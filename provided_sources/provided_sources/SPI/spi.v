==> flow/design.v <==
`timescale 1ns / 1ps
module spi #(parameter CLK_DIV = 2)(
        input clk,
        input rst,
        input miso,
        output mosi,
        output sck,
        input start,
        input[7:0] data_in,
        output[7:0] data_out,
        output busy,
        output new_data
    );
    localparam STATE_SIZE = 2;
    localparam IDLE = 2'd0,
            WAIT_HALF = 2'd1,
            TRANSFER = 2'd2;
    reg [STATE_SIZE-1:0] state_d, state_q;
    reg [7:0] data_d, data_q;
    reg [CLK_DIV-1:0] sck_d, sck_q;
    reg mosi_d, mosi_q;
    reg [2:0] ctr_d, ctr_q;
    reg new_data_d, new_data_q;
    reg [7:0] data_out_d, data_out_q;
    assign mosi = mosi_q;
    assign sck = (~sck_q[CLK_DIV-1]) & (state_q == TRANSFER);
    assign busy = state_q != IDLE;
    assign data_out = data_out_q;
    assign new_data = new_data_q;
    always @(*) begin
        sck_d = sck_q;
        data_d = data_q;
        mosi_d = mosi_q;
        ctr_d = ctr_q;
        new_data_d = 1'b0;
        data_out_d = data_out_q;
        state_d = state_q;
        case (state_q)
            IDLE: begin
                sck_d = 4'b0;
                ctr_d = 3'b0;
                if (start == 1'b1) begin
                    data_d = data_in;
                    state_d = WAIT_HALF;
                end
            end
            WAIT_HALF: begin
                sck_d = sck_q + 1'b1;
                if (sck_q == {CLK_DIV-1{1'b1}}) begin
                    sck_d = 1'b0;
                    state_d = TRANSFER;
                end
            end
            TRANSFER: begin
                sck_d = sck_q + 1'b1;
                if (sck_q == 4'b0000) begin
                    mosi_d = data_q[7];
                end else if (sck_q == {CLK_DIV-1{1'b1}}) begin
                    data_d = {data_q[6:0], miso};
                end else if (sck_q == {CLK_DIV{1'b1}}) begin
                    ctr_d = ctr_q + 1'b1;
                    if (ctr_q == 3'b111) begin
                        state_d = IDLE;
                        data_out_d = data_q;
                        new_data_d = 1'b1;
                    end
                end
            end
        endcase
    end
    always @(posedge clk) begin
        if (rst) begin
            ctr_q <= 3'b0;
            data_q <= 8'b0;
            sck_q <= 4'b0;
            mosi_q <= 1'b0;
            state_q <= IDLE;
            data_out_q <= 8'b0;
            new_data_q <= 1'b0;
        end else begin
            ctr_q <= ctr_d;
            data_q <= data_d;
            sck_q <= sck_d;
            mosi_q <= mosi_d;
            state_q <= state_d;
            data_out_q <= data_out_d;
            new_data_q <= new_data_d;
        end
    end
endmodule
# From RTL to reports: spi
# The steps from the RTL of spi to its reports follow in flow order.
# Lines are those of the file above, counted from 1.
# Cell names lack the library's common part.
# A cell with - has no value.
[inputs]
top_module = "spi"
clock = "clk"
cell_library = "sky130hd"
pvt_corner = "tt_025C_1v80"

# Word level
# Counts by Yosys on the flattened word-level netlist (proc, flatten, opt, wreduce; memories kept). Register bits leave out memories and registers merged into their read ports (data or address). Print and check cells are left out. Cells with the same type and inputs are merged into one.
[bits]
out_inout_bits = 12
register_bits = 25
word_cells = 56
in_bits = 12
[op_classes]
n_eq = 12
n_reduce_logical = 11
n_addsub = 2
mux = 18
n_logic = 6
[op_table]
columns = ["operator", "n"]
rows = [
  ["8-bit two-way mux", 3],
  ["8-bit parallel mux with 2-bit select", 1],
  ["2-bit two-way mux", 7],
  ["2-bit parallel mux with 3-bit select", 2],
  ["3-bit two-way mux", 3],
  ["2-bit inequality test with constant B", 4],
  ["4-bit AND reduction", 2],
  ["7-bit AND reduction", 1],
  ["2-bit by 1-bit inequality test with 1-bit output with constant B", 3],
  ["3-bit parallel mux with 2-bit select", 1],
  ["1-bit inverter", 5],
  ["5-bit AND reduction", 1],
  ["5-bit OR reduction", 1],
  ["2-bit by 1-bit equality test with 1-bit output with constant B", 2],
  ["2-bit equality test with constant B", 2],
  ["2-bit zero test", 2],
  ["2-bit nonzero test", 2],
  ["3-bit by 1-bit adder with 3-bit output with constant B", 1],
  ["3-bit equality test with constant B", 1],
  ["3-bit nonzero test", 1],
  ["2-bit by 1-bit adder with 2-bit output with constant B", 1],
  ["2-bit AND reduction", 1],
  ["1-bit bitwise AND", 1],
  ["1-bit two-way mux", 1],
]

# Longest topological paths
# Depth = most cells in a row (Yosys ltp): at word level without a register or memory, in the mapped netlist without a sequential cell, where the memories' decode and read muxes count.
[logic_depth]
ltp_word = 6
abc_area = 0
ltp_mapped = 7
depth_no_buf = 5

# Mapped cells and area
# The flow's flattened synthesis, as Yosys stat reports it; memories are mapped. The netlist is that of the ABC_AREA named above (0 if unset); the other value can give another one.
[by_type]
columns = ["type", "n", "area_total_um2"]
rows = [
  ["dfxtp_1", 25, 500.48],
  ["ha_1", 12, 150.144],
  ["mux2_2", 7, 78.826],
  ["a21oi_1", 11, 55.053],
  ["a31oi_1", 8, 50.048],
  ["mux2i_1", 5, 50.048],
  ["nor4_1", 8, 50.048],
  ["nor3_1", 9, 45.043],
  ["nand2b_1", 7, 43.792],
  ["nand3_1", 8, 40.038],
  ["o21ai_0", 8, 40.038],
  ["a2111oi_4", 1, 27.526],
  ["clkbuf_1", 7, 26.275],
  ["nor2b_1", 4, 25.024],
  ["mux2_1", 2, 22.522],
  ["nand3b_1", 3, 22.522],
  ["nand3b_4", 1, 20.019],
  ["inv_1", 5, 18.768],
]
# Other cell types: 15; their cells: 22.
[synth_totals]
cell_count = 153
buf_cells = 10
synth_area_um2 = 1421.4
seqArea_um2 = 500.5
ffs = 25

# Worst setup path after synthesis
# Source: OpenSTA report_checks on the synthesized netlist (no wires, ideal clock, input and output delay 20% of the period each), path of least setup slack; recovery checks are left aside. Register names are those of the netlist, which keeps one name where synthesis merged equal registers.
[synth_timing]
kind = "register to register"
start = "register state_q[0]"
end = "register state_q[0]"
clock_period_ns = 2.07
slack_ns = 0.319
required_ns = 1.949
n_path_buf = 1
stages = 7
t_arrival_ns = 1.630
delay_ns = 1.751
setup_ns = 0.121
t_first_pin_ns = 0.000
synth_period_reached_ns = 1.751
# "delay_ns" = arrival - input delay + setup time.
# "stages" counts driving pins, that of a launching flip-flop among them; a cell with two outputs on the path counts twice.
# "synth_period_reached_ns" = period - worst setup slack (recovery checks aside). The figure is calculated, with input and output delays left at 20% of the set period.
# The rows between start and end are the longest chain of elaborated cells between them; the timing report does not say that the signal goes this way. Where chains are equally long, one stands for them.
# Each line given opens the expression or statement behind the cell; cells for indexed reads and writes are added by Yosys, which also makes memories of some case tables.
[synth_via]
path_cell_list = "dfxtp_1 -> inv_1 -> ha_1 -> nor2b_4 -> buf_6 -> a2111oi_4 -> mux2_4"
elab_chain_len = 3
cells_between = 12
classes_between = "eq/ne (8); mux (1); reduce/logical (3)"
[synth_rtl]
columns = ["element", "line_no", "text"]
rows = [
  ["from (decl)", 18, "reg [STATE_SIZE-1:0] state_d, state_q;"],
  ["from (assign)", 77, "state_q <= IDLE;"],
  ["from (assign)", 85, "state_q <= state_d;"],
  ["2-bit by 1-bit equality test with 1-bit output", 38, "case (state_q)"],
  ["2-bit inequality test", "-", ""],
  ["7-bit AND reduction", "-", ""],
  ["to (assign)", 77, ""],
  ["to (assign)", 85, ""],
  ["to (decl)", 18, ""],
]

# Worst path after layout
# Path of least setup slack in the final report of record 1 (OpenROAD, finished layout, wires in). Where an end is a register, its clock arrival counts in the times.
[layout_timing]
kind = "register to register"
start = "register state_q[1]"
end = "register state_q[0]"
n_path_buf = 2
setup_ns = 0.09
stages = 6
slack_ns = -0.05
required_ns = 1.80
t_first_pin_ns = 0.32
clock_period_ns = 1.57
t_arrival_ns = 1.85
# The rows between start and end are the longest chain of elaborated cells between them; the timing report does not say that the signal goes this way. Where chains are equally long, one stands for them.
[layout_via]
path_cell_list = "dfxtp_4 -> buf_6 -> ha_4 -> buf_6 -> a2111oi_4 -> mux2_4"
elab_chain_len = 3
cells_between = 12
classes_between = "eq/ne (8); mux (1); reduce/logical (3)"
[layout_rtl]
columns = ["element", "line_no", "text"]
rows = [
  ["from (decl)", 18, "reg [STATE_SIZE-1:0] state_d, state_q;"],
  ["from (assign)", 77, "state_q <= IDLE;"],
  ["from (assign)", 85, "state_q <= state_d;"],
  ["2-bit by 1-bit equality test with 1-bit output", 38, "case (state_q)"],
  ["2-bit inequality test", "-", ""],
  ["7-bit AND reduction", "-", ""],
  ["to (assign)", 77, ""],
  ["to (assign)", 85, ""],
  ["to (decl)", 18, ""],
]

# spi through Yosys and OpenROAD on sky130hd: 2 stored runs, unordered, with their settings and measured results. The constraints put input and output delay at 20% of the set period each and load the outputs with 0.01 pF.
# By "achievedPeriod_ns" is meant the clock period of the run minus its worst setup slack. This is arithmetic on one report: input and output delays are still those of the set period (20% each).

[[run]]
name = "record 1"
[run.settings]
period_ns = 1.57
CORE_UTILIZATION = 41
SETUP_SLACK_MARGIN = 0.43
PLACE_DENSITY = 0.63
CORE_MARGIN = 2
CELL_PAD_IN_SITES_GLOBAL_PLACEMENT = 1
TNS_END_PERCENT = 40
GPL_ROUTABILITY_DRIVEN = 1
CTS_CLUSTER_SIZE = 68
CTS_CLUSTER_DIAMETER = 74
CAP_MARGIN = 30
SLEW_MARGIN = 20
[run.results]
synth_area_um2 = 1421.4
post_route_stdcell_area_um2 = 2364.8
fin_tns_ns = -0.093
post_route_util_frac = 0.709
final_setup_ws_ns = -0.053
final_hold_ws_ns = 0.489
final_die_area_um2 = 3953.9
achievedPeriod_ns = 1.623

[[run]]
name = "record 2"
[run.settings]
period_ns = 2.77
CORE_UTILIZATION = 57
SETUP_SLACK_MARGIN = 0.53
CORE_ASPECT_RATIO = 1.64
CORE_MARGIN = 3
CELL_PAD_IN_SITES_GLOBAL_PLACEMENT = 1
GPL_TIMING_DRIVEN = 1
GPL_ROUTABILITY_DRIVEN = 0
SLEW_MARGIN = 30
CAP_MARGIN = 20
[run.results]
synth_area_um2 = 1421.4
post_route_stdcell_area_um2 = 1682.9
fin_tns_ns = 0.000
post_route_util_frac = 0.728
final_setup_ws_ns = 0.587
final_hold_ws_ns = 0.465
final_die_area_um2 = 3147.4
achievedPeriod_ns = 2.183
